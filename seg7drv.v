==> flow/design.v <==
module seg7decode (
  input      [4:0] char,
  output reg [6:0] seg7
);
  always @* begin
    casex( char )
      5'h1x   : seg7 <= 7'b1111110;          
      5'h00   : seg7 <= 7'b0000001;          
      5'h01   : seg7 <= 7'b1001111;          
      5'h02   : seg7 <= 7'b0010010;          
      5'h03   : seg7 <= 7'b0000110;          
      5'h04   : seg7 <= 7'b1001100;          
      5'h05   : seg7 <= 7'b0100100;          
      5'h06   : seg7 <= 7'b0100000;          
      5'h07   : seg7 <= 7'b0001111;          
      5'h08   : seg7 <= 7'b0000000;          
      5'h09   : seg7 <= 7'b0001100;          
      5'h0a   : seg7 <= 7'b0001000;          
      5'h0b   : seg7 <= 7'b1100000;          
      5'h0c   : seg7 <= 7'b0110001;          
      5'h0d   : seg7 <= 7'b1000010;          
      5'h0e   : seg7 <= 7'b0110000;          
      5'h0f   : seg7 <= 7'b0111000;          
      default : seg7 <= 7'b1111111;          
    endcase
  end
endmodule
module hex2dec_9999 (
  input  [13:0] hex,
  output  [4:0] digit0,
  output  [4:0] digit1,
  output  [4:0] digit2,
  output  [4:0] digit3,
  output  [4:0] digit4
);
  integer i;
  reg [3:0] tths;
  reg [3:0] thou;
  reg [3:0] hund;
  reg [3:0] tens;
  reg [3:0] ones;
  assign digit0 = { hex > 9999 ? 1'b1 : 1'b0, ones };
  assign digit1 = { hex > 9999 ? 1'b1 : 1'b0, tens };
  assign digit2 = { hex > 9999 ? 1'b1 : 1'b0, hund };
  assign digit3 = { hex > 9999 ? 1'b1 : 1'b0, thou };
  assign digit4 = { hex > 9999 ? 1'b1 : 1'b0, tths };
  always @* begin
    tths = 4'd0;
    thou = 4'd0;
    hund = 4'd0;
    tens = 4'd0;
    ones = 4'd0;
    for( i=13; i>=0; i=i-1 ) begin
      if( tths >= 5 ) tths = tths + 3;
      if( thou >= 5 ) thou = thou + 3;
      if( hund >= 5 ) hund = hund + 3;
      if( tens >= 5 ) tens = tens + 3;
      if( ones >= 5 ) ones = ones + 3;
      tths    = tths << 1;
      tths[0] = thou[3];
      thou    = thou << 1;
      thou[0] = hund[3];
      hund    = hund << 1;
      hund[0] = tens[3];
      tens    = tens << 1;
      tens[0] = ones[3];
      ones    = ones << 1;
      ones[0] = hex[i];
    end
  end
endmodule
module seg7drv_4 #(
  parameter TIMER_WIDTH = 22
) (
  input            clk,
  input            rst_n,
  input      [4:0] digit0,
  input      [4:0] digit1,
  input      [4:0] digit2,
  input      [4:0] digit3,
  output reg [3:0] anodes,
  output reg [7:0] cathodes
);
  wire [TIMER_WIDTH-1:0] cnt_val;
  wire             [1:0] cycle_cnt;
  wire [6:0] ones;
  wire [6:0] tens;
  wire [6:0] hund;
  wire [6:0] thou;
  always @* begin
    case( cycle_cnt )
      0       : anodes <= 4'b1110;
      1       : anodes <= 4'b1101;
      2       : anodes <= 4'b1011;
      3       : anodes <= 4'b0111;
      default : anodes <= 4'b1111;
    endcase
  end
  seg7decode seg7dig0 ( digit0, ones );
  seg7decode seg7dig1 ( digit1, tens );
  seg7decode seg7dig2 ( digit2, hund );
  seg7decode seg7dig3 ( digit3, thou );
  always @* begin
    case( cycle_cnt )
      0       : cathodes <= { ones, 1'b1 };
      1       : cathodes <= { tens, 1'b1 };
      2       : cathodes <= { hund, 1'b1 };
      3       : cathodes <= { thou, 1'b1 };
      default : cathodes <= 8'b11111111;
    endcase
  end
  counter #( TIMER_WIDTH ) U1 ( clk, rst_n, cnt_val );
  assign cycle_cnt = cnt_val[ TIMER_WIDTH-1:TIMER_WIDTH-2];
endmodule
module counter #(
  parameter CNT_WIDTH = 8
) (
  input                      clk,
  input                      rst_n,
  output reg [CNT_WIDTH-1:0] count
);
  always @( posedge clk ) begin
    if( !rst_n ) begin
      count <= 0;
    end
    else begin
      count <= count + 1;
    end
  end
endmodule
# From RTL to reports: seg7drv_4
# What the tools print for seg7drv_4, step after step.
# Line numbers count from 1 in the design file above.
# Library cell names are shortened.
# A cell with -- has no value.
[setup] design="seg7drv_4" clock="clk" library="sky130hd" corner="tt_025C_1v80"

# After elaboration
# Source: Yosys, flattened and elaborated, memories not mapped. Widths are those after wreduce; folded enables and synchronous resets count as part of the registers. Registers that Yosys merges into a memory's read port (data or address) are not register bits. Print and check cells do not count. Equal cells are merged and count once.
[bits] regBits=22 latch_bits=0 mem_bits_rw=0 rom_bits=0 clocked_rd_ports_x_width=0 memories=0 output_inout_bits=12 word_cells=76
[classes] add_sub_neg=1 multipliers=0 n_div=0 cmp=0 n_eq=63 shift=0 muxes=6 n_logic=0 reduce_and_logical=5
[ops] cell="case mux 7 bit (select 17 bit)" count=4
[ops] cell="== test 5 x 4 -> 1 bit (second input constant)" count=32
[ops] cell="== test 5 x 3 -> 1 bit (second input constant)" count=16
[ops] cell="== test 5 x 2 -> 1 bit (second input constant)" count=8
[ops] cell="case mux 8 bit (select 4 bit)" count=1
[ops] cell="adder 22 x 1 -> 22 bit (second input constant)" count=1
[ops] cell="== test 5 x 1 -> 1 bit (second input constant)" count=4
[ops] cell="logical NOT 5 bit" count=4
[ops] cell="case mux 4 bit (select 4 bit)" count=1
[ops] cell="== test 2 bit (second input constant)" count=2
[ops] cell="== test 2 x 1 -> 1 bit (second input constant)" count=1
[ops] cell="logical NOT 2 bit" count=1

# Logic depth
# Longest topological path by Yosys (ltp), each cell counted once; first at word level (registers and memories cut), then after technology mapping (sequential cells cut; the memories' decode and read muxes count).
[depth] ltp_word=3 abc_area=1 mapped_depth=9

# Netlist
# Yosys stat after the flow's synthesis: flattened, memories mapped to cells. It holds for the ABC_AREA given above (unset counts as 0); a run with the other value may have another netlist.
# Totals and module areas in this step are rounded.
[types] type="dfxtp_1" count=22 type_area_um2=440.422
[types] type="nand2_1" count=105 type_area_um2=394.128
[types] type="nor2_1" count=72 type_area_um2=270.259
[types] type="inv_1" count=57 type_area_um2=213.955
[types] type="nand3_1" count=37 type_area_um2=185.178
[types] type="a21oi_1" count=24 type_area_um2=120.115
[types] type="o21ai_0" count=23 type_area_um2=115.11
[types] type="nand4_1" count=12 type_area_um2=75.072
[types] type="nor3_1" count=13 type_area_um2=65.062
[types] type="nor2_2" count=6 type_area_um2=37.536
[types] type="o211ai_1" count=4 type_area_um2=30.029
[types] type="nand3b_1" count=3 type_area_um2=22.522
[types] type="nor3_2" count=2 type_area_um2=20.019
[types] type="nand2_2" count=3 type_area_um2=18.768
[types] type="nor3_4" count=1 type_area_um2=16.266
[types] type="ha_1" count=1 type_area_um2=12.512
[types] type="nor2_4" count=1 type_area_um2=11.261
[types] type="nand3_2" count=1 type_area_um2=10.01
# Not listed: further types 13, cells in them 14.
[mapped] cell_count=401 mapped_area_um2=2140 ff_cells=22

# Timing after synthesis
# OpenSTA on the mapped netlist: ideal clock, no wires. The path of least setup slack (recovery checks aside). Input and output delay are each 20% of the period. Register names are those of the netlist, which keeps one name where synthesis merged equal registers.
[synth_path] path_kind="input to output" from="input digit3[2]" to="output cathodes[3]" tclk_ns=2.17 in_delay_ns=0.434 arrival_time_ns=1.178 required_time_ns=1.736 setup_slack_ns=0.558 delay_ns=0.744 stages=8 n_path_buf=0 period_less_setup_slack_ns=1.612
# "delay_ns" = arrival - input delay + setup time.
# At an output port there is no setup time.
# "stages" counts driving pins, that of a launching flip-flop among them; a cell with two outputs on the path counts twice.
# "period_less_setup_slack_ns" is the clock period less the worst setup slack; recovery checks do not enter. This is arithmetic on one report: input and output delays are still those of the set period (20% each).
# The rows between start and end are the longest chain of elaborated cells between them; the timing report does not say that the signal goes this way. Where chains are equally long, one stands for them.
# Each line given opens the expression or statement behind the cell; cells for indexed reads and writes are added by Yosys, which also makes memories of some case tables.
[synth_via] path_cell_list="inv_1 -> nor2_1 -> nand3_1 -> nand2_1 -> nor2_1 -> nand2_1 -> nand2_1 -> a21oi_1" elab_chain_cells=3
[synth_rtl] element="from (decl)" line_no=80 source="input      [4:0] digit3,"
[synth_rtl] element="== test 5 x 4 -> 1 bit" line_no=6 source="casex( char )"
[synth_rtl] element="case mux 7 bit (select 17 bit)" line_no=6
[synth_rtl] element="case mux 8 bit (select 4 bit)" line_no=104 source="case( cycle_cnt )"
[synth_rtl] element="to (decl)" line_no=82 source="output reg [7:0] cathodes"

Subject: seg7drv_4 on sky130hd, stored results

Hello all,

Design seg7drv_4 on sky130hd. What follows are 2 stored runs of the flow, each under its own settings; their order means nothing. The constraints put input and output delay at 20% of the set period each and load the outputs with 0.01 pF.
[job 1] settings: period_ns=2.36, CORE_UTILIZATION=70, PLACE_DENSITY_LB_ADDON=0.03, HOLD_SLACK_MARGIN=-0.01, CORE_MARGIN=4, CELL_PAD_IN_SITES_DETAIL_PLACEMENT=0, TNS_END_PERCENT=35, ABC_AREA=1, GPL_TIMING_DRIVEN=0, SLEW_MARGIN=20, CAP_MARGIN=20
[job 1] result: did not finish, placement stopped with FLW-0024
[job 2] settings: period_ns=1.17, CORE_UTILIZATION=71, SETUP_SLACK_MARGIN=0.1, CELL_PAD_IN_SITES_GLOBAL_PLACEMENT=1, ABC_AREA=0, CAP_MARGIN=35, MIN_ROUTING_LAYER=met1, CORE_MARGIN=2, SLEW_MARGIN=20
[job 2] result: did not finish, placement stopped with GPL-0301

Thanks
